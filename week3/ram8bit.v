==> flow/design.v <==
`timescale 1ns / 1ps
module ram8bit(
input clk,   
input rst,   
input [7:0]data,  
input rd,
input wr,
input [2:0]addr,
output reg [7:0] out
    );
    reg [7:0]memloc[7:0];  
    integer i;  
    always@(posedge clk)begin  
    if(rst==0)begin   
    for(i=0;i<=7;i=i+1)begin  
    memloc[i] <= 8'b00000000;  
    out <= 8'b00000000;   
    end
    end
    else begin  
    if(rd==1)begin  
    out<= memloc[addr];  
    end
    else begin  
    out<= 8'b00000000;  
    end
    if(wr == 1)begin  
    memloc[addr]<= data;  
    end 
    else begin  
    memloc[addr] <= 8'b00000000;  
    end
    end
    end
endmodule
* Reports on ram8bit
What the tools print for ram8bit, step after step.
Line numbers count from 1 in the design file above.
Cell names lack the library's common part.
Not given: n/a
- Design top :: ram8bit
- Clock port :: clk
- Cell library :: sky130hd
- Timing corner :: tt_025C_1v80

* Word level
Counts by Yosys on the flattened word-level netlist (proc, flatten, opt, wreduce; memories kept). Register bits leave out memories and registers merged into their read ports (data or address); mux counts leave out enables and synchronous resets folded into registers. Print and check cells are left out. Cells with the same type and inputs are merged into one.
Yosys's memory passes give these memory sizes; they may raise the number of words (mostly to a power of two), join words into wider ones and drop unused or constant bits.
- Multiplexer cells :: 8
- Bitwise operators :: 1
- Reduce/logical cells :: 2
** Operators by type and width (number)
- 8-bit two-way mux :: 3
- 1-bit two-way mux :: 5
- 2-bit AND reduction :: 1
- 1-bit OR :: 1
- 1-bit logical NOT :: 1
- Register bits :: 0
- Bits in writable memories :: 64
- Memories :: 1
- Input bits :: 15
- Output and inout port bits :: 8
- Elaborated cells :: 12
** Memories
- memloc :: depth 8, width 8, line 11 : reg [7:0]memloc[7:0];

* Depth
Depth = most cells in a row (Yosys ltp): at word level without a register or memory, in the mapped netlist without a sequential cell, where the memories' decode and read muxes count.
- Depth in word-level cells :: 3
- ABC_AREA :: 0
- Depth in mapped cells :: 5

* Netlist
Source: synth_stat.txt of the flow (Yosys; design flattened, memories mapped). It holds for the ABC_AREA given above (unset counts as 0); a run with the other value may have another netlist.
Totals and module areas in this step are rounded.
** Cell types
- edfxtp_1 :: number 64, total area 1.92E+03 µm²
- mux2i_1 :: number 32, total area 320.307 µm²
- nor2_1 :: number 65, total area 243.984 µm²
- dfxtp_1 :: number 8, total area 160.154 µm²
- o22ai_1 :: number 16, total area 100.096 µm²
- nand2_1 :: number 17, total area 63.811 µm²
- o21a_1 :: number 8, total area 60.058 µm²
- buf_6 :: number 4, total area 45.043 µm²
- nand3_2 :: number 3, total area 30.029 µm²
- buf_12 :: number 1, total area 20.019 µm²
- nand2_2 :: number 3, total area 18.768 µm²
- nand2b_1 :: number 3, total area 18.768 µm²
- nor2b_1 :: number 3, total area 18.768 µm²
- nand3_4 :: number 1, total area 17.517 µm²
- buf_8 :: number 1, total area 15.014 µm²
- nand4_2 :: number 1, total area 12.512 µm²
- buf_2 :: number 2, total area 10.01 µm²
- clkbuf_2 :: number 2, total area 10.01 µm²
Other cell types: 5; their cells: 5.
- Cell count :: 239
- Chip area (Yosys) :: 3110 µm²
- Flip-flops :: 72
- Buffers :: 13

* Worst setup path after synthesis
OpenSTA on the mapped netlist: ideal clock, no wires. The path of least setup slack (recovery checks aside). Input and output delay are each 20% of the period. Register names are those of the netlist, which keeps one name where synthesis merged equal registers.
- Kind :: input to register
- Start :: input addr[2]
- End :: memory memloc[5][0]
- Period :: 2.05 ns
- Time at the first pin :: 0.410 ns
- Arrival time :: 1.179 ns
- Data required time :: 1.721 ns
- Slack :: 0.542 ns
- Path delay :: 1.098 ns
- Stages on the path :: 4
- Path buffers :: 1
- Synthesis period reached :: 1.508 ns
"path delay" = arrival - input delay + setup time.
"stages on the path": output pins that drive a net of the path, with the launching flip-flop's if there is one; two outputs of one cell count as two.
"synthesis period reached" = period - worst setup slack (recovery checks aside). The figure is calculated, with input and output delays left at 20% of the set period.
- Path through :: buf_4 nor2b_1 nand3_2 nand2_1
** RTL lines, path post-synthesis
- from (decl) :: line 8 : input [2:0]addr,
- to (decl) :: line 11 : reg [7:0]memloc[7:0];
Chain of elaborated cells between the ends: none given.

* Timing after layout
Path of least setup slack in the final report of flow run A (OpenROAD, finished layout, wires in). Where an end is a register, its clock arrival counts in the times.
- Kind :: register to output
- Start :: register out[7]
- End :: output out[7]
- Period :: 1.68 ns
- External output delay :: 0.34 ns
- Time at the first pin :: 0.33 ns
- Arrival time :: 1.18 ns
- Data required time :: 1.34 ns
- Slack :: 0.17 ns
- Stages on the path :: 2
- Path buffers :: 1
- Path through :: dfxtp_1 clkdlybuf4s50_1
- Cells in the longest elaborated chain :: 0
- Elaborated cells on any way between the ends :: 0
- RTL lines with such cells :: 0
** RTL lines, path after layout
- from (decl) :: line 9 : output reg [7:0] out
- to (decl) :: line 9

Settings and measured results of 2 stored flow runs for module ram8bit (sky130hd), not sorted in any way. The constraints put input and output delay at 20% of the set period each and load the outputs with 0.01 pF.
"reached clock period" is the run's clock period less its worst setup slack. It is reckoned from that one timing run; input and output delays stay at 20% of the period that was set.
By "critical path time" is meant the share of the clock period that the worst setup path is allowed (20% is reserved at inputs, 20% at outputs), minus its slack. Clock arrival times at its registers enter into it.
By "total design power" is meant OpenSTA's value without simulated activity: inputs other than the clock are taken to toggle once in ten clock periods, and the tool carries that through the logic.
Values from the reports are rounded here.

** Flow run A
- Settings :: period_ns=1.68; CORE_UTILIZATION=36; PLACE_DENSITY_LB_ADDON=0.22; CORE_ASPECT_RATIO=1.67; CELL_PAD_IN_SITES_GLOBAL_PLACEMENT=0; GPL_ROUTABILITY_DRIVEN=1; SLEW_MARGIN=40; CAP_MARGIN=20; CORE_MARGIN=2
- Critical path time :: 1.18 ns
- Worst setup path type :: register to output
- Setup slack of the worst path :: 0.169 ns
- Reached clock period :: 1.511 ns
- Lowest hold slack :: 0.667 ns
- Standard-cell area of the final layout :: 4180 µm²
- Die outline area :: 9440 µm²
- Chip area after synthesis (Yosys) :: 3110 µm²
- Total negative setup slack :: 0.000 ns
- Utilization of the finished layout :: 0.502
- Total design power :: 4550 uW

** Flow run B
- Settings :: period_ns=2.43; CAP_MARGIN=20; CORE_MARGIN=2; CORE_UTILIZATION=40; SLEW_MARGIN=20
- Critical path time :: 1.31 ns
- Worst setup path type :: input to register
- Setup slack of the worst path :: 0.636 ns
- Reached clock period :: 1.794 ns
- Lowest hold slack :: 0.687 ns
- Standard-cell area of the final layout :: 3660 µm²
- Die outline area :: 8510 µm²
- Chip area after synthesis (Yosys) :: 3110 µm²
- Total negative setup slack :: 0.000 ns
- Utilization of the finished layout :: 0.478
- Total design power :: 2800 uW
